==> flow/design.v <==
module fifo29(
    input Clk,
    input [31:0] dataIn,
    input RD,
    input WR,
    input EN,
    input Rst,
    output reg [31:0] dataOut,
    output EMPTY,
    output FULL
);
reg [31:0] FIFO [7:0];
reg [2:0] readCounter = 0, writeCounter = 0, Count = 0;
assign EMPTY = (Count == 0);
assign FULL = (Count == 8);
always @(posedge Clk) begin
    if (EN) begin
        if (Rst) begin
            readCounter <= 0;
            writeCounter <= 0;
            Count <= 0;
        end else begin
            if (RD && Count > 0) begin
                dataOut <= FIFO[readCounter];
                readCounter <= (readCounter + 1) % 8;
                Count <= Count - 1;
            end
            if (WR && Count < 8) begin
                FIFO[writeCounter] <= dataIn;
                writeCounter <= (writeCounter + 1) % 8;
                Count <= Count + 1;
            end
        end
    end
end
endmodule
# Step by step through the tools: fifo29

What the tools print for fifo29, step after step.
Line numbers count from 1 in the design file above.
A cell with -- has no value.

Top module: fifo29
Clock: Clk
Library: sky130hd
Library corner: tt_025C_1v80

# Word-level counts

Counts by Yosys on the flattened word-level netlist (proc, flatten, opt, wreduce; memories kept). Register bits leave out memories and registers merged into their read ports (data or address). Print and check cells are left out. Cells with the same type and inputs are merged into one.
Memory sizes are those after Yosys's memory passes, which may raise the word count (mostly to a power of two), join words into wider ones and drop unused or constant bits.

Input port bits: 37
Clocked read ports x word width: 32
Memories: 1
RAM bits: 256
Register bits: 9

Reduce/logical cells: 10
Bitwise operators: 1
Add/subtract/negate cells: 4
Muxes and demuxes: 13
Order comparisons: 2

Memory list:

| name | depth | width | rd ports | wr ports | line | RTL |
| FIFO | 8     | 32    | 1        | 1        | 12   | `reg [31:0] FIFO [7:0];` |

Operators by type and width:

| cell                                                   | number |
| two-way mux 32 bit                                     | 3 |
| two-way mux 3 bit                                      | 7 |
| adder 3 x 1 -> 3 bit with constant B                   | 3 |
| AND reduction 2 bit                                    | 3 |
| nonzero test 2 bit                                     | 2 |
| < comparator 3 x 4 -> 1 bit with constant B            | 1 |
| subtractor 3 x 1 -> 3 bit with constant B              | 1 |
| greater-than comparator 3 x 1 -> 1 bit with constant B | 1 |
| zero test 3 bit                                        | 1 |
| AND reduction 3 bit                                    | 1 |
| nonzero test 3 bit                                     | 1 |
| two-way mux 1 bit                                      | 3 |
| logical AND 1 bit                                      | 2 |
| inverter 1 bit                                         | 1 |

# Longest topological paths

Yosys ltp: most cells in a row. Word level: on the elaborated netlist, between registers, memories and ports. Mapped: between sequential cells and ports; inverters and the memories' decode and read muxes count.

Word-level depth: 5
ABC_AREA: 0
Gate-level depth with buffers: 4

# After synthesis

Source: synth_stat.txt of the flow (Yosys; design flattened, memories mapped). It holds for the ABC_AREA given above (unset counts as 0); a run with the other value may have another netlist.
The area totals of this step are shown rounded.

Cell types:

| type                       | number |
| sky130_fd_sc_hd__edfxtp_1  | 297 |
| sky130_fd_sc_hd__mux4_2    | 57 |
| sky130_fd_sc_hd__mux2_2    | 32 |
| sky130_fd_sc_hd__mux4_1    | 7 |
| sky130_fd_sc_hd__buf_6     | 6 |
| sky130_fd_sc_hd__nor2_1    | 12 |
| sky130_fd_sc_hd__clkbuf_1  | 8 |
| sky130_fd_sc_hd__ha_1      | 2 |
| sky130_fd_sc_hd__xor3_1    | 1 |
| sky130_fd_sc_hd__fa_1      | 1 |
| sky130_fd_sc_hd__nor2b_1   | 3 |
| sky130_fd_sc_hd__xnor2_1   | 2 |
| sky130_fd_sc_hd__buf_2     | 3 |
| sky130_fd_sc_hd__nor3_1    | 3 |
| sky130_fd_sc_hd__o21a_1    | 2 |
| sky130_fd_sc_hd__nand2b_1  | 2 |
| sky130_fd_sc_hd__nand4bb_1 | 1 |
| sky130_fd_sc_hd__and3b_1   | 1 |

Other cell types: 8; their cells: 9.

Mapped cells: 449
Mapped flip-flops: 297
Chip area (Yosys): 11100 µm²
Area of sequential cells: 8920 µm²
Buffer cells: 20

# Path before layout

Source: OpenSTA report_checks on the synthesized netlist (no wires, ideal clock, input and output delay 20% of the period each), path of least setup slack; recovery checks are left aside. Register names are those of the netlist, which keeps one name where synthesis merged equal registers.

Kind: input port to flip-flop
From: in Rst
To: mem FIFO[0][0]
Driving pins on the path: 2
Buffers on the path: 0
Required time: 2.979 ns
Path delay: 2.928 ns
Data arrival time: 3.155 ns
Slack: -0.176 ns
Setup time: 0.461 ns
Clock period: 3.44 ns
Input delay: 0.688 ns
Synthesis period reached: 3.616 ns

"path delay" = arrival - input delay + setup time.
"driving pins on the path" counts driving pins, that of a launching flip-flop among them; a cell with two outputs on the path counts twice.
"synthesis period reached" = period - worst setup slack (recovery checks aside). The figure is calculated, with input and output delays left at 20% of the set period.
Between the ends stands the longest chain of elaborated cells between them, by number of cells; it is not shown to be the way that was timed. Of several equally long chains one is given.
A line is the first line of the expression or statement that the cell stems from. Yosys adds cells for indexed reads and writes and turns some case tables into memories.
The path ends at the enable pin of a flip-flop; only ways to that pin are counted.

Cell sequence: sky130_fd_sc_hd__nand4bb_1 -> sky130_fd_sc_hd__nor3_1
Length of the longest elaborated chain: 2

Ends and longest elaborated chain, post-synthesis:

| item              | line | RTL |
| from (decl)       | 7    | `input Rst,` |
| two-way mux 3 bit | 18   | `if (Rst) begin` |
| two-way mux 3 bit | 17   | `if (EN) begin` |
| to (decl)         | 12   | `reg [31:0] FIFO [7:0];` |

# Timing after layout

Path of least setup slack in the final report of stored run 1 (OpenROAD, finished layout, wires in). Where an end is a register, its clock arrival counts in the times.

Kind: flip-flop to output port
From: reg dataOut[26]
To: out dataOut[26]
Clock period: 2.65 ns
Required time: 2.12 ns
Data arrival time: 1.51 ns
Slack: 0.61 ns
Buffers on the path: 1
External output delay: 0.53 ns
Driving pins on the path: 2

Cell sequence: sky130_fd_sc_hd__edfxtp_1 -> sky130_fd_sc_hd__clkdlybuf4s50_1
Length of the longest elaborated chain: 0

Ends and longest elaborated chain, post-layout:

| item        | line | RTL |
| from (decl) | 8    | `output reg [31:0] dataOut,` |
| to (decl)   | 8    |  |

# Flow runs of fifo29

Top module fifo29; platform sky130hd; tools Yosys and OpenROAD; 2 stored runs in no particular order. Input and output delays are each 20% of the period that was set; the output load is 0.01 pF.
"period achieved" means the clock period less the worst setup slack. The figure is calculated, with input and output delays left at 20% of the set period.
"allowed time less slack (worst setup path)": the worst setup path's part of the clock period (all of it between registers, 20% less for each end at a port) less its slack. A launch clock that arrives late makes it longer, a capture clock that arrives late makes it shorter.
"power consumption" rests on the timing tool's default activity at the inputs, not on a simulated workload.
Measured values are rounded.

## Stored run 1

==> flow/run.sh <==
#!/bin/bash
# the make line also repeats the synthesis and layout settings of config.mk as NAME=value (left out here)
make -C /OpenROAD-flow-scripts/flow DESIGN_CONFIG=/design/flow/config.mk WORK_HOME=/design/flow/orfs CLKGATE_MAP_FILE= finish
==> flow/config.mk <==
export PLATFORM = sky130hd
export DESIGN_NAME = fifo29
export DESIGN_NICKNAME = fifo29
export VERILOG_FILES = /design/flow/design.v
export SDC_FILE = /design/flow/constraint.sdc
export NUM_CORES = 4
export LEC_CHECK = 0
export CAP_MARGIN = 20
export CELL_PAD_IN_SITES_GLOBAL_PLACEMENT = 1
export CORE_MARGIN = 9
export CORE_UTILIZATION = 19
export CTS_CLUSTER_DIAMETER = 159
export CTS_CLUSTER_SIZE = 89
export PLACE_DENSITY = 0.36
export SETUP_SLACK_MARGIN = 0.51
export SLEW_MARGIN = 20
==> flow/constraint.sdc <==
create_clock -name core_clock -period 2.65 [get_ports {Clk}]
set_input_delay 0.5300 -clock core_clock [delete_from_list [all_inputs] [get_ports {Clk}]]
set_output_delay 0.5300 -clock core_clock [all_outputs]
set_load 0.01 [all_outputs]

| result of stored run 1 | value |
|---|---|
| allowed time less slack (worst setup path) | 1.51 ns |
| worst path kind | flip-flop to output port |
| synthesis area | 11100 µm² |
| post-route utilization | 23.1 % |
| summed negative setup slack | 0.000 ns |
| die outline area | 67600 µm² |
| power consumption | 7.92 mW |
| standard-cell area after layout | 13400 µm² |
| setup slack of the worst path | 0.609 ns |
| lowest hold slack | 0.633 ns |
| period achieved | 2.041 ns |

## Stored run 2

==> flow/run.sh <==
#!/bin/bash
# the make line also repeats the synthesis and layout settings of config.mk as NAME=value (left out here)
make -C /OpenROAD-flow-scripts/flow DESIGN_CONFIG=/design/flow/config.mk WORK_HOME=/design/flow/orfs CLKGATE_MAP_FILE= finish
==> flow/config.mk <==
export PLATFORM = sky130hd
export DESIGN_NAME = fifo29
export DESIGN_NICKNAME = fifo29
export VERILOG_FILES = /design/flow/design.v
export SDC_FILE = /design/flow/constraint.sdc
export NUM_CORES = 4
export LEC_CHECK = 0
export CAP_MARGIN = 20
export CORE_MARGIN = 2
export CORE_UTILIZATION = 40
export SLEW_MARGIN = 20
==> flow/constraint.sdc <==
create_clock -name core_clock -period 3.17 [get_ports {Clk}]
set_input_delay 0.6340 -clock core_clock [delete_from_list [all_inputs] [get_ports {Clk}]]
set_output_delay 0.6340 -clock core_clock [all_outputs]
set_load 0.01 [all_outputs]

| result of stored run 2 | value |
|---|---|
| synthesis area | 11100 µm² |
| post-route utilization | 48.5 % |
| period achieved | 2.427 ns |
| summed negative setup slack | 0.000 ns |
| allowed time less slack (worst setup path) | 1.79 ns |
| worst path kind | flip-flop to output port |
| standard-cell area after layout | 13400 µm² |
| lowest hold slack | 0.615 ns |
| die outline area | 29200 µm² |
| setup slack of the worst path | 0.743 ns |
| power consumption | 7.95 mW |
