==> flow/design.v <==
module fifo(clk, rd, rst, wr, en, dataIn, dataOut, EMPTY, FULL);
input clk, rd, rst, wr, en;
output EMPTY, FULL;
input [7:0] dataIn;
output reg[7:0] dataOut;
reg[2:0] Count = 0;
reg[2:0] readcounter = 0, writecounter = 0;
reg[31:0] FIFO[0:7];
assign EMPTY = (Count == 0)?1'b1:1'b0;
assign FULL = (Count == 8)?1'b1:1'b0;
always@(posedge clk)
begin
if(en == 0);
else
begin
if(rst)
begin
readcounter = 0;
writecounter = 0;
end
else if(rd == 1'b1 && Count != 0)
begin
dataOut = FIFO[readcounter];
readcounter = readcounter + 1;
end
else if(wr == 1'b1 && Count < 8)
begin
FIFO[writecounter] = dataIn;
writecounter = writecounter + 1;
end
else;
end
if(writecounter == 8)
begin
writecounter = 0;
end
else if(readcounter == 8)
begin
readcounter = 0;
end
if(readcounter > writecounter)
begin
Count = readcounter - writecounter;
end
else if(writecounter > readcounter)
begin
Count = writecounter - readcounter;
end
end
endmodule
# Step by step through the tools: fifo
# Tool output for the design above, in the order of the flow.
# Lines are those of the file above, counted from 1.
# Library cell names are shortened.
# A cell with -- has no value.
[inputs] top="fifo" clk_port="clk" lib="sky130hd" lib_corner="tt_025C_1v80"

# Elaborated design
# Source: Yosys, flattened and elaborated, memories not mapped. Widths are those after wreduce. Registers that Yosys merges into a memory's read port (data or address) are not register bits. Print and check cells do not count. Equal cells are merged and count once.
# Yosys's memory passes give these memory sizes; they may raise the number of words (mostly to a power of two), join words into wider ones and drop unused or constant bits.
[word_totals] input_bits=13 mem_count=1 word_cells=40 mem_bits_rw=256 register_bits=9 output_inout_bits=10 clocked_rd_ports_x_width=32
[mem_list] memory="FIFO" size=8 width=32 read_ports=1 write_ports=1 line=8 rtl="reg[31:0] FIFO[0:7];"
[op_classes] n_cmp=3 reduce_and_logical=6 n_mux=22 n_logic=1 n_addsub=4
[op_table] op="two-way mux 32 bit" count=4
[op_table] op="two-way mux 3 bit" count=13
[op_table] op="adder 3 x 1 -> 3 bit with constant B" count=2
[op_table] op="subtractor 3 bit" count=2
[op_table] op="> comparator 3 bit" count=2
[op_table] op="two-way mux 1 bit" count=5
[op_table] op="less-than comparator 3 x 4 -> 1 bit with constant B" count=1
[op_table] op="zero test 3 bit" count=1
[op_table] op="AND reduction 3 bit" count=1
[op_table] op="nonzero test 3 bit" count=1
[op_table] op="logical AND 1 bit" count=2
[op_table] op="nonzero test 2 bit" count=1
[op_table] op="NOT 1 bit" count=1

# Depth
# Depth = most cells in a row (Yosys ltp): at word level without a register or memory, in the mapped netlist without a sequential cell, where the memories' decode and read muxes count.
[depth] depth_word=9 ABC_AREA=0 depth_mapped=11 ltp_nobuf=10

# Mapped cells and area
# The flow's flattened synthesis, as Yosys stat reports it; memories are mapped. The netlist is that of the ABC_AREA named above (0 if unset); the other value can give another one.
[by_type] cell_type="edfxtp_1" count=75 area_total_um2=2252.16
[by_type] cell_type="mux4_2" count=16 area_total_um2=360.346
[by_type] cell_type="dfxtp_1" count=6 area_total_um2=120.115
[by_type] cell_type="nand2_1" count=32 area_total_um2=120.115
[by_type] cell_type="ha_1" count=8 area_total_um2=100.096
[by_type] cell_type="fa_1" count=2 area_total_um2=40.038
[by_type] cell_type="nor2_1" count=10 area_total_um2=37.536
[by_type] cell_type="inv_1" count=9 area_total_um2=33.782
[by_type] cell_type="a2bb2oi_1" count=3 area_total_um2=26.275
[by_type] cell_type="nand3b_1" count=3 area_total_um2=22.522
[by_type] cell_type="o31ai_4" count=1 area_total_um2=21.27
[by_type] cell_type="mux2i_1" count=2 area_total_um2=20.019
[by_type] cell_type="o2bb2ai_1" count=2 area_total_um2=17.517
[by_type] cell_type="a211oi_1" count=2 area_total_um2=15.014
[by_type] cell_type="a21oi_1" count=3 area_total_um2=15.014
[by_type] cell_type="buf_4" count=2 area_total_um2=15.014
[by_type] cell_type="nor2b_1" count=2 area_total_um2=12.512
[by_type] cell_type="o22ai_1" count=2 area_total_um2=12.512
# Not listed: further types 26, cells in them 31.
[mapped] seqArea_um2=2372.3 buffers=8 ff_cells=81 mapped_cells=211 area_um2=3444.6

# Timing after synthesis
# Source: OpenSTA report_checks on the synthesized netlist (no wires, ideal clock, input and output delay 20% of the period each), path of least setup slack; recovery checks are left aside. Register names are those of the netlist, which keeps one name where synthesis merged equal registers.
[synth_path] kind="flip-flop to flip-flop" startpoint="register Count[1]" endpoint="register Count[1]" clock_period_ns=2.46 t_first_pin_ns=0.000 path_delay_ns=2.650 t_arrival_ns=2.384 t_required_ns=2.194 setup_time_ns=0.266 path_stages=12 setup_slack_ns=-0.189 n_path_buf=1 synth_period_reached_ns=2.649
# "path_delay_ns" is the arrival time less input delay plus setup time.
# "path_stages" counts driving pins, that of a launching flip-flop among them; a cell with two outputs on the path counts twice.
# "synth_period_reached_ns" is the clock period less the worst setup slack; recovery checks do not enter. This is arithmetic on one report: input and output delays are still those of the set period (20% each).
# The rows between start and end are the longest chain of elaborated cells between them; the timing report does not say that the signal goes this way. Where chains are equally long, one stands for them.
# Each line given opens the expression or statement behind the cell; cells for indexed reads and writes are added by Yosys, which also makes memories of some case tables.
# The path ends at the data pin of a flip-flop with enable; ways to the enable are not counted.
[synth_between] path_cell_list="edfxtp_1 -> o31ai_4 -> nand2_2 -> or3_1 -> buf_2 -> nand3_1 -> ha_1 -> inv_1 -> fa_1 -> a21oi_1 -> o2bb2ai_1 -> a32oi_1" elab_chain_cells=9 cone_cells=17 lines_between=8 classes_between="add/sub: 2; compare: 3; mux: 9; reduce/logical: 3"
[synth_lines] element="start, declared" line=6 rtl="reg[2:0] Count = 0;"
[synth_lines] element="start, assigned" line=43 rtl="Count = readcounter - writecounter;"
[synth_lines] element="start, assigned" line=47 rtl="Count = writecounter - readcounter;"
[synth_lines] element="less-than comparator 3 x 4 -> 1 bit" line=26 rtl="else if(wr == 1'b1 && Count < 8)"
[synth_lines] element="logical AND 1 bit" line=26
[synth_lines] element="two-way mux 3 bit" line=26
[synth_lines] element="two-way mux 3 bit" line=21 rtl="else if(rd == 1'b1 && Count != 0)"
[synth_lines] element="two-way mux 3 bit" line=16 rtl="if(rst)"
[synth_lines] element="two-way mux 3 bit" line=13 rtl="if(en == 0);"
[synth_lines] element="subtractor 3 bit" line=47
[synth_lines] element="two-way mux 3 bit" line=45 rtl="else if(writecounter > readcounter)"
[synth_lines] element="two-way mux 3 bit" line=41 rtl="if(readcounter > writecounter)"
[synth_lines] element="end, assigned" line=43
[synth_lines] element="end, assigned" line=47
[synth_lines] element="end, declared" line=6

# Timing after layout
# From the final timing report of flow run 1: the path of least setup slack in the routed layout; clock arrival at registers is part of the times.
[layout_path] kind="flip-flop to flip-flop" startpoint="register Count[2]" endpoint="register Count[1]" t_arrival_ns=2.74 path_stages=11 t_required_ns=2.74 n_path_buf=1 clock_period_ns=2.64 setup_time_ns=0.25 setup_slack_ns=0.00 t_first_pin_ns=0.35
# The rows between start and end are the longest chain of elaborated cells between them; the timing report does not say that the signal goes this way. Where chains are equally long, one stands for them.
# The path ends at the data pin of a flip-flop with enable; ways to the enable are not counted.
[layout_between] path_cell_list="edfxtp_1 -> o31ai_4 -> buf_12 -> nand2_4 -> or3_4 -> and3_4 -> ha_2 -> inv_1 -> fa_1 -> mux2i_1 -> a32oi_1" elab_chain_cells=9 cone_cells=17 lines_between=8 classes_between="add/sub: 2; compare: 3; mux: 9; reduce/logical: 3"
[layout_lines] element="start, declared" line=6 rtl="reg[2:0] Count = 0;"
[layout_lines] element="start, assigned" line=43 rtl="Count = readcounter - writecounter;"
[layout_lines] element="start, assigned" line=47 rtl="Count = writecounter - readcounter;"
[layout_lines] element="less-than comparator 3 x 4 -> 1 bit" line=26 rtl="else if(wr == 1'b1 && Count < 8)"
[layout_lines] element="logical AND 1 bit" line=26
[layout_lines] element="two-way mux 3 bit" line=26
[layout_lines] element="two-way mux 3 bit" line=21 rtl="else if(rd == 1'b1 && Count != 0)"
[layout_lines] element="two-way mux 3 bit" line=16 rtl="if(rst)"
[layout_lines] element="two-way mux 3 bit" line=13 rtl="if(en == 0);"
[layout_lines] element="subtractor 3 bit" line=47
[layout_lines] element="two-way mux 3 bit" line=45 rtl="else if(writecounter > readcounter)"
[layout_lines] element="two-way mux 3 bit" line=41 rtl="if(readcounter > writecounter)"
[layout_lines] element="end, assigned" line=43
[layout_lines] element="end, assigned" line=47
[layout_lines] element="end, declared" line=6

# fifo through Yosys and OpenROAD on sky130hd: 2 stored runs, unordered, with their settings and measured results. The constraints put input and output delay at 20% of the set period each and load the outputs with 0.01 pF.
# "clock_period_reached_ns" = clock period - worst setup slack. The figure is calculated, with input and output delays left at 20% of the set period.
# "worst_path_allowed_less_slack_ns" means the part of the period allowed to the worst setup path (the constraints hold back 20% at inputs and 20% at outputs) less its slack; where the path has registers, the arrival times of their clocks count too.
# "power_uw": no workload was simulated; the value follows from the tool's default switching activity.
run="flow run 1" settings period_ns=2.64 CORE_UTILIZATION=47 CAP_MARGIN=20 CORE_MARGIN=2 SLEW_MARGIN=20
run="flow run 1" results finalUtil_pct=61.9 final_setup_ws_ns=-0.003 power_uw=4078 worst_path_allowed_less_slack_ns=2.64 timing.worst_path_kind="flip-flop to flip-flop" finalCellArea_um2=4441.8 clock_period_reached_ns=2.643 fin_hold_ws_ns=0.682 die_um2=8029.9 synthesis_area_um2=3444.6 timing.setup.tns_ns=-0.003
run="flow run 2" settings period_ns=2.79 CORE_UTILIZATION=48 PLACE_DENSITY=0.82 CORE_ASPECT_RATIO=0.51 CELL_PAD_IN_SITES_DETAIL_PLACEMENT=0 CTS_CLUSTER_SIZE=55 SLEW_MARGIN=40 MIN_ROUTING_LAYER="met1" MAX_ROUTING_LAYER="met5" CAP_MARGIN=20 CORE_MARGIN=2
run="flow run 2" results finalUtil_pct=65.4 final_setup_ws_ns=0.059 power_uw=4046 worst_path_allowed_less_slack_ns=2.73 timing.worst_path_kind="flip-flop to flip-flop" finalCellArea_um2=4415.5 clock_period_reached_ns=2.731 fin_hold_ws_ns=0.671 die_um2=7908.4 synthesis_area_um2=3444.6 timing.setup.tns_ns=0.000
